==> flow/design.v <==
`timescale 1ns/1ps
module spi_wrap_decode( input aclk,
                        input aresetn,
                        input [63:0] s_axis_tdata,
                        output       s_axis_tready,
                        input        s_axis_tvalid,
                        input        s_axis_tlast,
                        input [7:0]  s_axis_tuser,
                        output [63:0] m_axis_tdata,
                        input         m_axis_tready,
                        output        m_axis_tvalid,
                        output [7:0]  m_axis_tuser,
                        output        m_axis_tlast,
                        output        rst_o,
                        output [15:0] dat_o,
                        input [15:0]  dat_i,
                        input         dat_valid_i,
                        output [1:0]  adr_o,
                        output        en_o,
                        output        wr_o );
    parameter [7:0] TUSER_OUT_MASK = {8{1'b0}};
    parameter [7:0] TUSER_OUT = {8{1'b0}};    
    localparam [15:0] STATUS_HEADER = 16'h57A7;
    localparam [3:0] STATUS_SOF = 4'hF;
    localparam [3:0] STATUS_EOF = 4'hF;
    localparam FSM_BITS = 2;
    localparam [FSM_BITS-1:0] RESET = 0;
    localparam [FSM_BITS-1:0] IDLE = 1;              
    localparam [FSM_BITS-1:0] OUT_WAIT_VALID = 2;    
    localparam [FSM_BITS-1:0] OUT_WAIT_READY = 3;    
    reg [FSM_BITS-1:0] state = RESET;
    reg [7:0] out_tuser = {8{1'b0}};
    reg [15:0] out_data = {16{1'b0}};
    reg [21:0] out_addr = {22{1'b0}};
    wire [21:0] in_addr = {s_axis_tdata[16 +: 10],s_axis_tdata[36 +: 12]};
    wire [1:0] type = s_axis_tdata[26 +: 2];
    localparam [1:0] TYPE_NOP = 2'b00;
    localparam [1:0] TYPE_WRITE = 2'b01;
    localparam [1:0] TYPE_READ = 2'b10;
    localparam [1:0] TYPE_UPDATE = 2'b11;
    always @(posedge aclk) begin
        if (!aresetn) state <= #1 RESET;
        else case (state)
            RESET: state <= #1 IDLE;
            IDLE: if (s_axis_tvalid && (type == TYPE_READ)) state <= #1 OUT_WAIT_VALID;
            OUT_WAIT_VALID: if (dat_valid_i) state <= #1 OUT_WAIT_READY;
            OUT_WAIT_READY: if (m_axis_tready) state <= #1 IDLE;
        endcase
        if (dat_valid_i) out_data <= #1 dat_i;
        if (state == IDLE && s_axis_tvalid) out_addr <= #1 in_addr;
        if (state == IDLE && s_axis_tvalid) out_tuser <= #1 (s_axis_tuser & ~TUSER_OUT_MASK) | (TUSER_OUT_MASK & TUSER_OUT);        
    end
    assign m_axis_tdata[0 +: 16] = STATUS_HEADER;
    assign m_axis_tdata[16 +: 16] = { STATUS_SOF, TYPE_READ, out_addr[12 +: 10] };
    assign m_axis_tdata[32 +: 16] = { out_addr[0 +: 12], out_data[12 +: 4] };
    assign m_axis_tdata[48 +: 16] = { out_data[0 +: 12], STATUS_EOF };
    assign m_axis_tvalid = (state == OUT_WAIT_READY);
    assign m_axis_tuser = out_tuser;
    assign m_axis_tlast = 1'b1;
    assign s_axis_tready = (state == IDLE);
    assign en_o = (state == IDLE && s_axis_tvalid);
    assign wr_o = (type == TYPE_WRITE || type == TYPE_UPDATE);
    assign dat_o = {s_axis_tdata[32 +: 4],s_axis_tdata[52 +: 12]};
    assign adr_o = in_addr[1:0];
    assign rst_o = (state == RESET);
endmodule
## Step by step through the tools: spi_wrap_decode

Tool output for the design above, in the order of the flow.
Lines are those of the file above, counted from 1.
Operators carry their Yosys type and port widths (W data, S select, Z words).
Cell names lack the library's common part.
The mark - stands for no value.

- Top: spi_wrap_decode
- Clock port: aclk
- Library: sky130hd
- Library corner: tt_025C_1v80

## Elaborated design

Counts by Yosys on the flattened word-level netlist (proc, flatten, opt, wreduce; memories kept). Register bits leave out memories and registers merged into their read ports (data or address). Print and check cells are left out. Cells with the same type and inputs are merged into one.

- Equality and inequality tests: 9
- Mux-type cells: 4
- Reductions and logical operators: 6

Operator list:

| kind | number |
|---|---|
| $eq A2 B2 Y1 const B | 4 |
| $pmux W2 S4 | 1 |
| $ne A2 B2 Y1 const B | 3 |
| $mux W2 | 3 |
| $eq A2 B1 Y1 const B | 2 |
| $reduce_and A4 Y1 | 1 |
| $reduce_bool A4 Y1 | 1 |
| $logic_and A1 B1 Y1 | 2 |
| $logic_not A2 Y1 | 1 |
| $logic_or A1 B1 Y1 | 1 |

- Flip-flop bits (word level): 48
- Bits of input ports: 94
- Elaborated cells: 23

## Depth

Yosys ltp: most cells in a row. Word level: on the elaborated netlist, between registers, memories and ports. Mapped: between sequential cells and ports; inverters and the memories' decode and read muxes count.

- Word-level depth: 4
- ABC_AREA: 0
- Mapped depth: 5
- Gate-level depth less buffers: 5

## Synthesis result

Yosys stat after the flow's synthesis: flattened, memories mapped to cells. It holds for the ABC_AREA given above (unset counts as 0); a run with the other value may have another netlist.
The area totals of this step are shown rounded.

- Cells in the netlist: 115
- Synthesis area: 0.00196 sq mm
- Sequential part of the area: 0.00142 sq mm
- Mapped flip-flops: 48
- Buffer cells: 46

Cells by type:

| type | number | total area (sq um) |
|---|---|---|
| edfxtp_1 | 46 | 1.38E+03 |
| buf_4 | 45 | 337.824 |
| ha_1 | 5 | 62.56 |
| dfxtp_1 | 2 | 40.038 |
| a2111oi_4 | 1 | 27.526 |
| mux2i_1 | 2 | 20.019 |
| nand3b_4 | 1 | 20.019 |
| nor2b_1 | 2 | 12.512 |
| nor4_2 | 1 | 12.512 |
| nand2_1 | 3 | 11.261 |
| and2_2 | 1 | 7.507 |
| conb_1 | 2 | 7.507 |
| inv_1 | 2 | 7.507 |
| or2b_1 | 1 | 7.507 |
| clkbuf_1 | 1 | 3.754 |

## Path before layout

OpenSTA on the mapped netlist: ideal clock, no wires. The path of least setup slack (recovery checks aside). Input and output delay are each 20% of the period. Register names are those of the netlist, which keeps one name where synthesis merged equal registers.

- Kind: input to output
- Start: input port s_axis_tvalid
- End: output port en_o
- Period: 3.01 ns
- Output delay: 0.602 ns
- Time at the first pin: 0.602 ns
- Arrival time: 1.097 ns
- Required time: 2.408 ns
- Path slack: 1.311 ns
- Path delay: 0.495 ns
- Stages: 1
- Synthesis period reached: 1.699 ns

"path delay" = arrival - input delay + setup time.
A path that ends at an output port has no setup time.
"stages": output pins that drive a net of the path, with the launching flip-flop's if there is one; two outputs of one cell count as two.
"synthesis period reached" is the clock period less the worst setup slack; recovery checks do not enter. This is arithmetic on one report: input and output delays are still those of the set period (20% each).
Between the ends stands the longest chain of elaborated cells between them, by number of cells; it is not shown to be the way that was timed. Of several equally long chains one is given.
A line is the first line of the expression or statement that the cell stems from. Yosys adds cells for indexed reads and writes and turns some case tables into memories.

- Path through: and2_2
- Cells in the longest elaborated chain: 1
- Elaborated cells on any way between the ends: 1
- Classes of those cells: reduce/logical: 1

RTL lines, path after synthesis:

| item | line | text |
|---|---|---|
| from (decl) | 6 | `input        s_axis_tvalid,` |
| $logic_and A1 B1 Y1 | 61 | `assign en_o = (state == IDLE && s_axis_tvalid);` |
| to (decl) | 19 | `output        en_o,` |

## Worst path after layout

From the final timing report of stored run 1: the path of least setup slack in the routed layout; clock arrival at registers is part of the times.

- Kind: register to output
- Start: register state[1]
- End: output port en_o
- Period: 1.73 ns
- Output delay: 0.35 ns
- Time at the first pin: 0.29 ns
- Arrival time: 1.13 ns
- Required time: 1.38 ns
- Path slack: 0.26 ns
- Stages: 5

Between the ends stands the longest chain of elaborated cells between them, by number of cells; it is not shown to be the way that was timed. Of several equally long chains one is given.
At most two assigning lines are given for a register; there are more.

- Path through: dfxtp_2 -> inv_4 -> ha_4 -> and2_4 -> buf_6
- Cells in the longest elaborated chain: 2
- Elaborated cells on any way between the ends: 2
- Classes of those cells: eq/ne: 1; reduce/logical: 1

RTL lines, path post-layout:

| item | line | text |
|---|---|---|
| from (decl) | 31 | `reg [FSM_BITS-1:0] state = RESET;` |
| from (assign) | 42 | `if (!aresetn) state <= #1 RESET;` |
| from (assign) | 44 | `RESET: state <= #1 IDLE;` |
| $eq A2 B1 Y1 | 61 | `assign en_o = (state == IDLE && s_axis_tvalid);` |
| $logic_and A1 B1 Y1 | 61 |  |
| to (decl) | 19 | `output        en_o,` |

spi_wrap_decode through Yosys and OpenROAD on sky130hd: 2 stored runs, unordered, with their settings and measured results. The constraints put input and output delay at 20% of the set period each and load the outputs with 0.01 pF.
"clock period reached" = clock period - worst setup slack. The figure is calculated, with input and output delays left at 20% of the set period.
"time used up by the worst setup path" is the time allowed to the run's worst setup path (the clock period less input and output delay, where it has them) less its slack. Clock arrival times count: a late capture clock shortens it, a late launch clock lengthens it.
"power consumption" is the tool's figure for a default switching activity; nothing was simulated.
The results are shown rounded.
A setting shown as -- is not set for that run.
A result given as -- is not shown for that run.

| setting or result | stored run 1 | stored run 2 |
|---|---|---|
| period_ns | 1.73 | 1.01 |
| SETUP_SLACK_MARGIN | 0.25 | 0.14 |
| CAP_MARGIN | 20 | 20 |
| CORE_MARGIN | 2 | 2 |
| CORE_UTILIZATION | 40 | 54 |
| SLEW_MARGIN | 20 | 20 |
| PLACE_DENSITY_LB_ADDON | -- | 0.04 |
| CELL_PAD_IN_SITES_DETAIL_PLACEMENT | -- | 2 |
| GPL_ROUTABILITY_DRIVEN | -- | 0 |
| CTS_CLUSTER_SIZE | -- | 88 |
| MIN_ROUTING_LAYER | -- | met1 |
| MAX_ROUTING_LAYER | -- | met5 |
| synthesized cell area (sq mm) | 0.00196 | -- |
| total die area (sq mm) | 0.00547 | -- |
| standard-cell area of the final layout (sq mm) | 0.00303 | -- |
| final design utilization (%) | 64.2 | -- |
| worst setup slack after layout (ns) | 0.258 | -- |
| setup TNS (ns) | 0.000 | -- |
| worst-case hold slack (ns) | 0.512 | -- |
| power consumption (µW) | 3290 | -- |
| clock period reached (ns) | 1.472 | -- |
| time used up by the worst setup path (ns) | 1.13 | -- |
| critical path type | register to output | -- |

Stored run 2: unfinished; tool error in placement
